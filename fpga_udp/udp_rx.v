==> flow/design.v <==
module udp_rx #(
    parameter       BOARD_MAC   =   48'h00_11_22_33_44_55       , 
    parameter       BOARD_IP    =   {8'd192,8'd168,8'd1,8'd10}  , 
    parameter       BOARD_PORT  =   16'd1234                      
)(
    input                           clk                         , 
    input                           rst_n                       , 
    input                           gmii_rx_dv                  , 
    input           [7 : 0]         gmii_rxd                    , 
    input           [31 : 0]        crc_out                     , 
    output  reg     [7 : 0]         crc_data                    , 
    output  reg                     crc_en                      , 
    output  reg                     crc_clr                     , 
    output  reg     [1 : 0]         eth_rx_type                 , 
    output  reg                     rx_done                     , 
    output  reg     [ 7 : 0]        iudp_rx_data                , 
    output  reg                     iudp_rx_data_vld            , 
    output  reg     [15 : 0]        iudp_data_length            , 
    output  reg     [31 : 0]        data_checksum               , 
    output  reg     [7 : 0]         icmp_rx_type                , 
    output  reg     [7 : 0]         icmp_rx_code                , 
    output  reg     [15 : 0]        icmp_rx_id                  , 
    output  reg     [15 : 0]        icmp_rx_seq                 , 
    output  reg     [47 : 0]        src_mac                     , 
    output  reg     [31 : 0]        src_ip                      , 
    output  reg                     arp_rx_type                   
);
    localparam      IDLE        =   8'b0000_0001                ; 
    localparam      ETH_HEAD    =   8'b0000_0010                ; 
    localparam      IP_HEAD     =   8'b0000_0100                ; 
    localparam      IUDP_HEAD   =   8'b0000_1000                ; 
    localparam      IUDP_DATA   =   8'b0001_0000                ; 
    localparam      ARP_DATA    =   8'b0010_0000                ; 
    localparam      CRC         =   8'b0100_0000                ; 
    localparam      RX_END      =   8'b1000_0000                ; 
    localparam      IP_TPYE     =   16'h0800                    ; 
    localparam      ARP_TPYE    =   16'h0806                    ; 
    localparam      ICMP_TYPE   =   8'd01                       ; 
    localparam      UDP_TYPE    =   8'd17                       ; 
    reg                             start                       ; 
    reg                             error_flag                  ; 
    reg             [7 : 0]	        state_n                     ; 
    reg             [7 : 0]	        state_c                     ; 
    reg             [15 : 0]        cnt                         ; 
    reg             [15 : 0]        cnt_num                     ; 
    reg             [5 : 0]         ip_head_byte_num            ; 
    reg             [15 : 0]        ip_total_length             ; 
    reg             [15 : 0]        des_ip                      ; 
    reg             [7 : 0]         gmii_rxd_r      [6 : 0]     ; 
    reg             [6 : 0]         gmii_rx_dv_r                ;
    reg             [23 : 0]        des_crc                     ; 
    reg             [47 : 0]        des_mac                     ;
    reg             [15 : 0]        opcode                      ;
    reg             [47 : 0]        src_mac_t                   ;
    reg             [31 : 0]        src_ip_t                    ;
    reg             [31 : 0]        reply_checksum_add          ;
    wire       		                add_cnt                     ;
    wire       		                end_cnt                     ;
    always@(posedge clk)begin
        if(!rst_n)begin
            state_c <= IDLE;
        end
        else begin
            state_c <= state_n;
        end
    end
    always@(*)begin
        case(state_c)
            IDLE:begin
                if(start)begin 
                    state_n = ETH_HEAD;
                end
                else begin
                    state_n = state_c;
                end
            end
            ETH_HEAD:begin
                if(error_flag)begin 
                    state_n = RX_END;
                end
                else if(end_cnt)begin 
                    if(eth_rx_type == 2'd1) 
                        state_n = ARP_DATA;
                    else 
                        state_n = IP_HEAD;
                end
                else begin
                    state_n = state_c;
                end
            end
            IP_HEAD:begin
                if(error_flag)begin 
                    state_n = RX_END;
                end
                else if(end_cnt)begin 
                    state_n = IUDP_HEAD; 
                end
                else begin
                    state_n = state_c;
                end
            end
            IUDP_HEAD:begin
                if(end_cnt)begin 
                    state_n = IUDP_DATA;
                end
                else begin
                    state_n = state_c;
                end
            end
            IUDP_DATA:begin
                if(end_cnt)begin 
                    state_n = CRC;
                end
                else begin
                    state_n = state_c;
                end
            end
            ARP_DATA:begin
                if(error_flag)begin 
                    state_n = RX_END;
                end
                else if(end_cnt)begin 
                    state_n = CRC;
                end
                else begin
                    state_n = state_c;
                end
            end
            CRC:begin
                if(end_cnt)begin 
                    state_n = RX_END;
                end
                else begin
                    state_n = state_c;
                end
            end
            RX_END:begin
                if(~gmii_rx_dv)begin 
                    state_n = IDLE;
                end
                else begin
                    state_n = state_c;
                end
            end
            default:begin
                state_n = IDLE;
            end
        endcase
    end
    always@(posedge clk)begin
        gmii_rxd_r[6] <= gmii_rxd_r[5];
        gmii_rxd_r[5] <= gmii_rxd_r[4];
        gmii_rxd_r[4] <= gmii_rxd_r[3];
        gmii_rxd_r[3] <= gmii_rxd_r[2];
        gmii_rxd_r[2] <= gmii_rxd_r[1];
        gmii_rxd_r[1] <= gmii_rxd_r[0];
        gmii_rxd_r[0] <= gmii_rxd;
        gmii_rx_dv_r <= {gmii_rx_dv_r[5 : 0],gmii_rx_dv};
    end
    always@(posedge clk)begin
        if(rst_n==1'b0)begin 
            start <= 1'b0;
        end
        else if(state_c == IDLE)begin
            start <= ({gmii_rx_dv_r,gmii_rx_dv} == 8'hFF) && ({gmii_rxd,gmii_rxd_r[0],gmii_rxd_r[1],gmii_rxd_r[2],gmii_rxd_r[3],gmii_rxd_r[4],gmii_rxd_r[5],gmii_rxd_r[6]} == 64'hD5_55_55_55_55_55_55_55);
        end
    end
    always@(posedge clk)begin
        if(rst_n==1'b0)begin 
            cnt <= 0;
        end
        else if(add_cnt)begin
            if(end_cnt)
                cnt <= 0;
            else
                cnt <= cnt + 1;
        end
        else begin 
            cnt <= 0;
        end
    end
    assign add_cnt = (state_c != IDLE) && (state_c != RX_END) && gmii_rx_dv_r[0];
    assign end_cnt = add_cnt && cnt == cnt_num - 1;
    always@(posedge clk)begin
        if(rst_n==1'b0)begin 
            cnt_num <= 16'd20;
        end
        else begin
            case(state_c)
                ETH_HEAD : cnt_num <= 16'd14; 
                IP_HEAD  : cnt_num <= ip_head_byte_num; 
                IUDP_HEAD : cnt_num <= 16'd8; 
                IUDP_DATA : cnt_num <= iudp_data_length; 
                ARP_DATA  : cnt_num <= 16'd46; 
                CRC      : cnt_num <= 16'd4; 
                default: cnt_num <= 16'd20;
            endcase
        end
    end
    always@(posedge clk)begin
        if(rst_n==1'b0)begin 
            des_mac <= 48'd0;
        end
        else if((state_c == ETH_HEAD) && add_cnt && cnt < 16'd6)begin
            des_mac <= {des_mac[39:0],gmii_rxd_r[0]};
        end
    end
    always@(posedge clk)begin
        if(rst_n==1'b0)begin 
            error_flag <= 1'b0;
        end
        else if(add_cnt)begin
            case(state_c)
                ETH_HEAD : begin
                    if(cnt == 6) 
                        error_flag <= ((des_mac != BOARD_MAC) && (des_mac != 48'HFF_FF_FF_FF_FF_FF));
                    else if(cnt == 12) 
                        error_flag <= ({gmii_rxd_r[0],gmii_rxd} != IP_TPYE) && ({gmii_rxd_r[0],gmii_rxd} != ARP_TPYE);
                end
                IP_HEAD : begin
                    if(cnt == 9) 
                        error_flag <= (gmii_rxd_r[0] != UDP_TYPE) && (gmii_rxd_r[0] != ICMP_TYPE);
                    else if(cnt == 16'd18) 
                        error_flag <= ({des_ip,gmii_rxd_r[0],gmii_rxd} != BOARD_IP);
                end
                ARP_DATA : begin
                    if(cnt == 27)begin 
                        error_flag <= ((opcode != 16'd1) && (opcode != 16'd2)) || ({des_ip,gmii_rxd_r[1],gmii_rxd_r[0]} != BOARD_IP);
                    end
                end
                IUDP_DATA : begin
                    if((cnt == 3) && (eth_rx_type == 2'd3))begin 
                        error_flag <= ({gmii_rxd_r[1],gmii_rxd_r[0]} != BOARD_PORT);
                    end
                end
                default: error_flag <= 1'b0;
            endcase
        end
        else begin
            error_flag <= 1'b0;
        end
    end
    always@(posedge clk)begin
        if(rst_n==1'b0)begin 
            eth_rx_type <= 2'd0;
        end 
        else if(state_c == ETH_HEAD && add_cnt && cnt == 12)begin
            if({gmii_rxd_r[0],gmii_rxd} == ARP_TPYE)begin
                eth_rx_type <= 1;
            end
            else begin
                eth_rx_type <= 0;
            end
        end
        else if(state_c == IP_HEAD && add_cnt && cnt == 9)begin
            if(gmii_rxd_r[0] == UDP_TYPE) 
                eth_rx_type <= 3;
            else if(gmii_rxd_r[0] == ICMP_TYPE) 
                eth_rx_type <= 2;
        end
    end
    always@(posedge clk)begin
        if(rst_n==1'b0)begin 
            ip_head_byte_num <= 6'd20;
            ip_total_length <= 16'd28;
            des_ip <= 16'd0;
            iudp_data_length <= 16'd0;
            opcode <= 16'd0; 
            src_mac_t <= 48'd0; 
            src_ip_t <= 32'd0; 
        end
        else if(state_c == IP_HEAD && add_cnt)begin
            case(cnt)
                16'd0 : ip_head_byte_num <= {gmii_rxd_r[0][3:0],2'd0}; 
                16'd3 : ip_total_length <= {gmii_rxd_r[1],gmii_rxd_r[0]}; 
                16'd4 : iudp_data_length <= ip_total_length - ip_head_byte_num - 8; 
                16'd17: des_ip <= {gmii_rxd_r[1],gmii_rxd_r[0]}; 
                default: ;
            endcase
        end
        else if(state_c == ARP_DATA && add_cnt)begin
            case(cnt)
                16'd7 : opcode <= {gmii_rxd_r[1],gmii_rxd_r[0]}; 
                16'd13 : src_mac_t <= {gmii_rxd_r[5],gmii_rxd_r[4],gmii_rxd_r[3],gmii_rxd_r[2],gmii_rxd_r[1],gmii_rxd_r[0]}; 
                16'd17 : src_ip_t <= {gmii_rxd_r[3],gmii_rxd_r[2],gmii_rxd_r[1],gmii_rxd_r[0]}; 
                16'd25 : des_ip <= {gmii_rxd_r[1],gmii_rxd_r[0]}; 
                default: ;
            endcase
        end
    end
    always@(posedge clk)begin
        if(rst_n==1'b0)begin 
            icmp_rx_type <= 8'd0; 
            icmp_rx_code <= 8'd0; 
            icmp_rx_id <= 16'd0; 
            icmp_rx_seq <= 16'd0; 
        end
        else if(state_c == IUDP_HEAD && add_cnt)begin
            if(eth_rx_type == 2'd2) 
                case(cnt)
                    16'd0 : icmp_rx_type <= gmii_rxd_r[0]; 
                    16'd1 : icmp_rx_code <= gmii_rxd_r[0]; 
                    16'd5 : icmp_rx_id <= {gmii_rxd_r[1],gmii_rxd_r[0]}; 
                    16'd7 : icmp_rx_seq <= {gmii_rxd_r[1],gmii_rxd_r[0]}; 
                    default: ;
                endcase
        end
    end
    always@(posedge clk)begin
        iudp_rx_data <= (state_c == IUDP_DATA) ? gmii_rxd_r[0] : iudp_rx_data; 
        iudp_rx_data_vld <= (state_c == IUDP_DATA); 
    end
    always@(posedge clk)begin
        crc_data <= gmii_rxd_r[0]; 
        crc_clr <= (state_c == IDLE); 
        crc_en <= (state_c != IDLE) && (state_c != RX_END) && (state_c != CRC); 
    end
    always@(posedge clk)begin
        if(rst_n==1'b0)begin 
            des_crc <= 24'hff_ff_ff;
        end
        else if(add_cnt && state_c == CRC)begin 
            des_crc <= {gmii_rxd_r[0],des_crc[23:8]};
        end
    end
    always@(posedge clk)begin
        if(rst_n==1'b0)begin 
            reply_checksum_add <= 32'd0;
        end
        else if(state_c == RX_END)begin 
            reply_checksum_add <= 32'd0;
        end
        else if(state_c == IUDP_DATA && add_cnt && eth_rx_type == 2'd2)begin
            if(end_cnt && iudp_data_length[0])begin 
                reply_checksum_add <= reply_checksum_add + {8'd0,gmii_rxd_r[0]};
            end
            else if(cnt[0]) 
                reply_checksum_add <= reply_checksum_add + {gmii_rxd_r[1],gmii_rxd_r[0]};
        end
    end
    always@(posedge clk)begin
        if(rst_n==1'b0)begin 
            rx_done <= 1'b0; 
            src_mac <= 48'd0; 
            src_ip <= 32'd0; 
            arp_rx_type <= 1'b0;
            data_checksum <= 32'd0; 
        end 
        else if(state_c == CRC && end_cnt && ({gmii_rxd_r[0],des_crc[23:0]} == crc_out))begin 
            if(eth_rx_type == 2'd1)begin 
                src_mac <= src_mac_t; 
                src_ip <= src_ip_t; 
                arp_rx_type <= (opcode == 16'd1) ? 1'b0 : 1'b1; 
            end
            else begin 
                data_checksum <= (eth_rx_type == 2'd2) ? reply_checksum_add : data_checksum; 
            end
            rx_done <= 1'b1; 
        end
        else begin
            rx_done <= 1'b0;
        end
    end
endmodule
# == Step by step through the tools: udp_rx ==
# What the tools print for udp_rx, step after step.
# Line numbers count from 1 in the design file above.
# Operators carry their Yosys type and port widths (W data, S select, Z words).
# Cell names lack the library's common part.
# Not given: n/a
# inputs
top,udp_rx
clk_port,clk
library,sky130hd
pvt_corner,tt_025C_1v80

# == Elaborated design ==
# Yosys after proc, flatten, opt, wreduce and memory -nomap, before mapping. Print and check cells are not counted. Equal cells are merged and count once.
# op_classes
logic,4
add_sub_neg,6
n_reduce_logical,50
n_eq,57
n_cmp,1
mux,33
# ops
operator,n
$pmux W16 S6,1
$mux W8,10
$eq A16 B3 Y1 const B,4
$eq A16 B5 Y1 const B,4
$ne A32 B32 Y1 const B,2
$eq A64 B64 Y1 const B,1
$pmux W8 S8,1
$mux W32,2
$mux W16,4
$eq A16 B4 Y1 const B,3
$ne A48 B37 Y1 const B,1
$ne A48 B48 Y1 const B,1
$eq A16 B1 Y1 const B,2
$ne A16 B12 Y1 const B,2
$eq A16 B32 Y1,1
$add A32 B16 Y32,1
$eq A32 B32 Y1,1
$add A32 B8 Y32,1
$reduce_and A3 Y1,9
$logic_and A1 B1 Y1,23
$sub A16 B1 Y17 const B,1
$add A16 B1 Y16 const B,1
$ne A16 B1 Y1 const B,1
$ne A16 B11 Y1 const B,1
$eq A16 B12 Y1 const B,1
$eq A16 B2 Y1 const B,1
$ne A16 B2 Y1 const B,1
$lt A16 B3 Y1 const B,1
# Not listed: further kinds 33, cells in them 69.
# bits
wordCells,188
ff_bits,532
input_bits,43

# == Longest topological paths ==
# Longest topological path by Yosys (ltp), each cell counted once; first at word level (registers and memories cut), then after technology mapping (sequential cells cut; the memories' decode and read muxes count).
# logic_depth
word_depth,7
abc_area,0
ltp_mapped,20
ltp_nobuf,18

# == Mapped cells and area ==
# Source: synth_stat.txt of the flow (Yosys; design flattened, memories mapped). It holds for the ABC_AREA given above (unset counts as 0); a run with the other value may have another netlist.
# Totals and module areas in this step are rounded.
# synth_totals
stdcells,2451
ff_cells,532
sequential_area_um2,11000
n_buf,162
yosys_area_um2,21000
# types
cell_type,n,area_total_um2
dfxtp_1,524,1.05E+04
nand2_1,649,2.44E+03
a21oi_1,313,1.57E+03
mux2i_1,87,870.835
nor2_1,166,623.098
clkbuf_1,139,521.75
xor2_1,57,499.229
ha_1,30,375.36
nand3_1,53,265.254
xnor2_1,29,253.994
nor4_1,39,243.984
edfxtp_1,8,240.23
nand4_1,38,237.728
and3_1,24,150.144
or3_1,24,150.144
inv_1,36,135.13
a211oi_1,17,127.622
o21ai_0,21,105.101
# Not listed: further types 47, cells in them 197.

# == Worst setup path after synthesis ==
# OpenSTA on the mapped netlist: ideal clock, no wires. The path of least setup slack (recovery checks aside). Input and output delay are each 20% of the period. Register names are those of the netlist, which keeps one name where synthesis merged equal registers.
# synth_timing
kind,reg2reg
start,reg cnt_num[0]
end,reg reply_checksum_add[25]
required_time_ns,5.331
path_slack_ns,0.492
t_arrival_ns,4.839
tclk_ns,5.46
path_delay_ns,4.968
path_stages,21
launch_ns,0.000
setup_time_ns,0.129
synth_period_reached_ns,4.968
# "path_delay_ns" = arrival - input delay + setup time.
# "path_stages": output pins that drive a net of the path, with the launching flip-flop's if there is one; two outputs of one cell count as two.
# "synth_period_reached_ns" = period - worst setup slack (recovery checks aside). The figure is calculated, with input and output delays left at 20% of the set period.
# Between the ends stands the longest chain of elaborated cells between them, by number of cells; it is not shown to be the way that was timed. Of several equally long chains one is given.
# Each line given opens the expression or statement behind the cell; cells for indexed reads and writes are added by Yosys, which also makes memories of some case tables.
# At most two assigning lines are given for a register; there are more.
# synth_between
cell_sequence,dfxtp_1 > inv_1 > ha_1 > xor2_1 > o211ai_1 > a211o_1 > or4b_4 > nor3_2 > buf_2 > nand2_1 > and2_1 > ha_1 > and3_1 > a221o_1 > a2111oi_0 > o31ai_1 > a21oi_1 > a21o_1 > clkbuf_1 > nor4_1 > mux2i_1
elab_chain_cells,6
cells_between,7
lines_between,2
cone_classes,add/sub: 1; eq/ne: 1; mux: 1; reduce/logical: 4
# synth_lines
item,line_no,rtl
from (decl),45,reg             [15 : 0]        cnt_num                     ;
from (assign),191,IP_HEAD  : cnt_num <= ip_head_byte_num;
from (assign),193,IUDP_DATA : cnt_num <= iudp_data_length;
$sub A16 B1 Y17,183,assign end_cnt = add_cnt && cnt == cnt_num - 1;
$eq A16 B32 Y1,183,
$logic_and A1 B1 Y1,183,
$logic_and A1 B1 Y1,334,if(end_cnt && iudp_data_length[0])begin
$reduce_bool A2 Y1,n/a,
$reduce_and A2 Y1,n/a,
to (assign),335,"reply_checksum_add <= reply_checksum_add + {8'd0,gmii_rxd_r[0]};"
to (assign),338,"reply_checksum_add <= reply_checksum_add + {gmii_rxd_r[1],gmii_rxd_r[0]};"
to (decl),56,reg             [31 : 0]        reply_checksum_add          ;

# == Worst path after layout ==
# Path of least setup slack in the final report of job 1 (OpenROAD, finished layout, wires in). Where an end is a register, its clock arrival counts in the times.
# layout_timing
kind,reg2reg
start,reg cnt_num[0]
end,reg reply_checksum_add[27]
path_slack_ns,3.23
setup_time_ns,0.13
tclk_ns,9.73
path_stages,19
t_arrival_ns,6.97
launch_ns,0.64
required_time_ns,10.20
# Between the ends stands the longest chain of elaborated cells between them, by number of cells; it is not shown to be the way that was timed. Of several equally long chains one is given.
# At most two assigning lines are given for a register; there are more.
# layout_between
cell_sequence,dfxtp_1 > inv_1 > ha_1 > nor3b_1 > nand4b_1 > a211oi_1 > o2111ai_1 > nor3_2 > nand2_1 > and2_1 > ha_1 > and3_1 > a221o_1 > a2111oi_0 > o31ai_1 > a21oi_1 > a21o_1 > o311ai_0 > o41ai_1
elab_chain_cells,6
cells_between,7
lines_between,2
cone_classes,add/sub: 1; eq/ne: 1; mux: 1; reduce/logical: 4
# layout_lines
item,line_no,rtl
from (decl),45,reg             [15 : 0]        cnt_num                     ;
from (assign),191,IP_HEAD  : cnt_num <= ip_head_byte_num;
from (assign),193,IUDP_DATA : cnt_num <= iudp_data_length;
$sub A16 B1 Y17,183,assign end_cnt = add_cnt && cnt == cnt_num - 1;
$eq A16 B32 Y1,183,
$logic_and A1 B1 Y1,183,
$logic_and A1 B1 Y1,334,if(end_cnt && iudp_data_length[0])begin
$reduce_bool A2 Y1,n/a,
$reduce_and A2 Y1,n/a,
to (assign),335,"reply_checksum_add <= reply_checksum_add + {8'd0,gmii_rxd_r[0]};"
to (assign),338,"reply_checksum_add <= reply_checksum_add + {gmii_rxd_r[1],gmii_rxd_r[0]};"
to (decl),56,reg             [31 : 0]        reply_checksum_add          ;

# Stored flow runs of udp_rx (2 of them; Yosys, OpenROAD, sky130hd). They differ in their settings and are not a sequence. Constraints: input delay and output delay 20% of the set period each, output load 0.01 pF.
# "worst_path_ns" = time allowed to the worst setup path (clock period - input delay - output delay, where it has them) - its slack; a late launch clock adds to it, a late capture clock takes from it.
# By "final_power_uw" is meant OpenSTA's value without simulated activity: inputs other than the clock are taken to toggle once in ten clock periods, and the tool carries that through the logic.
# Values from the reports are rounded here.
# A setting shown as - is not set for that run.
setting or result,job 1,job 2
period_ns,9.73,7.73
CORE_UTILIZATION,51,40
PLACE_DENSITY,0.86,-
CORE_MARGIN,4,2
CELL_PAD_IN_SITES_DETAIL_PLACEMENT,0,-
ABC_AREA,0,-
GPL_ROUTABILITY_DRIVEN,1,-
CTS_CLUSTER_DIAMETER,28,-
SLEW_MARGIN,0,20
MIN_ROUTING_LAYER,met1,-
CAP_MARGIN,20,20
worst_setup_slack_ns,3.2,1.4
die_footprint_um2,44000,54000
synthArea_um2,21000,21000
worst_path_ns,6.50,6.30
worst_path_kind,reg2reg,reg2reg
final_power_uw,5900,5500
final_hold_ws_ns,0.35,0.35
post_route_util_pct,68,50
setupTns_ns,0.000,0.000
